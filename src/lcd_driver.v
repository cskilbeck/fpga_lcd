==> flow/design.v <==
module lcd_driver(
    input wire PIXEL_CLK,
    input wire RESETn,
    output wire HSYNC,
    output wire VSYNC,
    output wire DEN,
    output wire LINE,
    output wire [10:0] XPOS,
    output wire [10:0] YPOS
);
    parameter [10:0] HORIZ_SYNC_END        = 10'd 21;
    parameter [10:0] HORIZ_BACK_PORCH_END  = 10'd 21 + 22;
    parameter [10:0] HORIZ_DISPLAY_END     = 10'd 21 + 22 + 480;
    parameter [10:0] HORIZ_FRONT_PORCH_END = 10'd 21 + 22 + 480 + 1;
    parameter [10:0] HORIZ_END_OF_LINE     = HORIZ_FRONT_PORCH_END - 10'd 1;
    parameter [10:0] VERT_SYNC_END         = 10'd 1;
    parameter [10:0] VERT_BACK_PORCH_END   = 10'd 1 + 6 + 272 + 6;
    parameter [10:0] VERT_DISPLAY_END      = 10'd 1 + 6 + 272;
    parameter [10:0] VERT_FRONT_PORCH_END  = 10'd 1 + 6 + 272 + 6;
    reg [10:0] h_counter;
    reg [10:0] v_counter;
    reg hsync;
    reg vsync;
    reg h_den;
    reg v_den;
    reg line;
    reg eol;
    always @(posedge PIXEL_CLK or negedge RESETn) begin
        if(!RESETn) begin
            hsync <= 1'b1;
            h_den <= 1'b0;
            eol <= 1'b0;
            h_counter <= 10'b0;
        end
        else begin
            if(h_counter == HORIZ_SYNC_END - 1) begin
                line <= 1'b1;
            end
            if(h_counter == HORIZ_SYNC_END) begin
                hsync <= 1'b1;
            end
            if(h_counter == HORIZ_BACK_PORCH_END) begin
                h_den <= 1'b1;
            end
            if(h_counter == HORIZ_DISPLAY_END) begin
                line <= 1'b0;
                h_den <= 1'b0;
            end
            if(h_counter == HORIZ_END_OF_LINE) begin
                eol <= 1'b1;
                h_den <= 1'b0;
            end
            if(h_counter == HORIZ_FRONT_PORCH_END) begin
                eol <= 1'b0;
                hsync <= 1'b0;
                h_counter <= 10'd0;
            end
            else begin
                h_counter <= h_counter + 10'b1;
            end
        end
    end
    always @(posedge PIXEL_CLK or negedge RESETn) begin
        if(!RESETn) begin
            vsync <= 1'b1;
            v_counter <= 10'b0;
            v_den <= 1'b0;
        end
        else if (eol) begin
            if(v_counter == VERT_SYNC_END) begin
                vsync <= 1'b1;
            end
            if(v_counter == VERT_BACK_PORCH_END) begin
                v_den <= 1'b1;
            end
            if(v_counter == VERT_DISPLAY_END) begin
                v_den <= 1'b0;
            end
            if(v_counter == VERT_FRONT_PORCH_END) begin
                v_counter <= 10'd0;
                vsync <= 1'b0;
            end
            else begin
                v_counter <= v_counter + 10'b1;
            end
        end
    end
    assign HSYNC = hsync;
    assign VSYNC = vsync;
    assign DEN = h_den && v_den;
    assign LINE = line;
    assign XPOS = LINE ? (h_counter - HORIZ_BACK_PORCH_END) : 10'd0;
    assign YPOS = LINE ? v_counter : 10'd0;
endmodule
## Tool chain data of lcd_driver

Tool output for the design above, in the order of the flow.
Line numbers count from 1 in the design file above.
Library cell names are shortened.
The mark -- stands for no value.

| set-up | value |
|---|---|
| design top | lcd_driver |
| clock port | PIXEL_CLK |
| standard-cell library | sky130hd |
| corner | tt_025C_1v80 |

## Elaborated design

Yosys after proc, flatten, opt, wreduce and memory -nomap, before mapping. Memory bits, and registers merged into a memory's read port (data or address), are not among the register bits. Print and check cells are not counted. Equal cells are merged and count once.

| storage and ports | value |
|---|---|
| register bits after elaboration | 28 |
| output and inout port bits | 26 |

| operators by class | value |
|---|---|
| eq/ne operators | 8 |
| muxes and demuxes | 15 |
| add/subtract/negate cells | 3 |
| reductions and logical operators | 10 |

Operators by type and width:

| cell | count |
|---|---|
| 2-to-1 mux 11 bit | 4 |
| adder 11 x 1 -> 11 bit with constant B | 2 |
| equality test 11 x 10 -> 1 bit with constant B | 2 |
| equality test 11 x 5 -> 1 bit with constant B | 2 |
| equality test 11 x 9 -> 1 bit with constant B | 2 |
| nonzero test 2 bit | 6 |
| equality test 11 x 1 -> 1 bit with constant B | 1 |
| subtractor 11 x 6 -> 11 bit with constant B | 1 |
| equality test 11 x 6 -> 1 bit with constant B | 1 |
| 2-to-1 mux 1 bit | 11 |
| AND reduction 2 bit | 3 |
| logical AND 1 bit | 1 |

## Logic depth

Depth = most cells in a row (Yosys ltp): at word level without a register or memory, in the mapped netlist without a sequential cell, where the memories' decode and read muxes count.

| logic depth | value |
|---|---|
| word-level depth | 3 |
| ABC_AREA | 0 |
| mapped depth | 5 |

## Netlist

Source: synth_stat.txt of the flow (Yosys; design flattened, memories mapped). It holds for the ABC_AREA given above (unset counts as 0); a run with the other value may have another netlist.

Cell types:

| cell | count | area in all (sq um) |
|---|---|---|
| dfrtp_1 | 25 | 625.6 |
| and2_1 | 13 | 81.328 |
| ha_1 | 5 | 62.56 |
| xnor2_1 | 7 | 61.309 |
| nand2_1 | 15 | 56.304 |
| buf_2 | 11 | 55.053 |
| a41oi_1 | 6 | 52.55 |
| and4_1 | 6 | 52.55 |
| dfstp_2 | 2 | 52.55 |
| nand4_1 | 8 | 50.048 |
| nor2_1 | 12 | 45.043 |
| xor2_1 | 5 | 43.792 |
| mux2i_1 | 4 | 40.038 |
| nand3_1 | 8 | 40.038 |
| inv_1 | 10 | 37.536 |
| nand2b_1 | 6 | 37.536 |
| a21oi_1 | 6 | 30.029 |
| edfxtp_1 | 1 | 30.029 |

Not listed: further types 34, cells in them 58.

| mapped netlist | value |
|---|---|
| cell area after synthesis | 1886.8 sq um |
| cell count | 208 |
| sequential part of the area | 708.2 sq um |
| mapped flip-flops | 28 |

## Path before layout

Path of least setup slack by OpenSTA after synthesis, without wires, with an ideal clock, recovery checks aside; 20% of the period is set as input and as output delay. Where synthesis merged equal registers, the netlist keeps one of their names.

| timing path post-synthesis | value |
|---|---|
| kind | register -> output |
| from | register h_counter[1] |
| to | output XPOS[10] |
| delay of the path | 1698 ps |
| slack | 2302 ps |
| clock period | 5000 ps |
| data arrival time | 1698 ps |
| external output delay | 1000 ps |
| stages | 6 |
| required time | 4000 ps |
| launch time at the first pin | 0 ps |
| period reached after synthesis | 2698 ps |

"delay of the path" is the arrival time less input delay plus setup time.
At an output port there is no setup time.
"stages" counts driving pins, that of a launching flip-flop among them; a cell with two outputs on the path counts twice.
"period reached after synthesis" = period - worst setup slack (recovery checks aside). The figure is calculated, with input and output delays left at 20% of the set period.
Between the ends stands the longest chain of elaborated cells between them, by number of cells; it is not shown to be the way that was timed. Of several equally long chains one is given.
A line is the first line of the expression or statement that the cell stems from. Yosys adds cells for indexed reads and writes and turns some case tables into memories.
At most two assigning lines are given for a register; there are more.

| on the way, post-synthesis | value |
|---|---|
| path through | dfrtp_1 -> ha_1 -> buf_2 -> or3_4 -> a211oi_1 -> mux2i_1 |
| length of the longest elaborated chain | 2 |

RTL lines, path post-synthesis:

| item | RTL line | source |
|---|---|---|
| start, declared | 20 | `reg [10:0] h_counter;` |
| start, assigned | 33 | `h_counter <= 10'b0;` |
| start, assigned | 59 | `h_counter <= h_counter + 10'b1;` |
| subtractor 11 x 6 -> 11 bit | 92 | `assign XPOS = LINE ? (h_counter - HORIZ_BACK_PORCH_END) : 10'd0;` |
| 2-to-1 mux 11 bit | 92 |  |
| end, declared | 8 | `output wire [10:0] XPOS,` |

lcd_driver through Yosys and OpenROAD on sky130hd: 2 stored runs, unordered, with their settings. The constraints put input and output delay at 20% of the set period each and load the outputs with 0.01 pF.
Among the settings, n/a means not set for that run.

| setting or result | flow run A | flow run B |
|---|---|---|
| period_ns | 1.4 | 2.85 |
| CORE_UTILIZATION | 63 | 70 |
| SETUP_SLACK_MARGIN | 0.33 | -0.03 |
| PLACE_DENSITY_LB_ADDON | 0.09 | n/a |
| CORE_ASPECT_RATIO | 0.82 | n/a |
| GPL_ROUTABILITY_DRIVEN | 1 | n/a |
| CTS_CLUSTER_SIZE | 60 | n/a |
| CAP_MARGIN | 20 | 20 |
| MIN_ROUTING_LAYER | met1 | n/a |
| MAX_ROUTING_LAYER | met5 | n/a |
| CORE_MARGIN | 2 | 2 |
| SLEW_MARGIN | 20 | 0 |
| PLACE_DENSITY | n/a | 0.67 |
| CELL_PAD_IN_SITES_DETAIL_PLACEMENT | n/a | 2 |
| ABC_AREA | n/a | 0 |
| GPL_TIMING_DRIVEN | n/a | 1 |
| CTS_CLUSTER_DIAMETER | n/a | 164 |

Flow run A: no results, clock tree synthesis failed with DPL-0038
Flow run B: no results, placement failed with DPL-0033
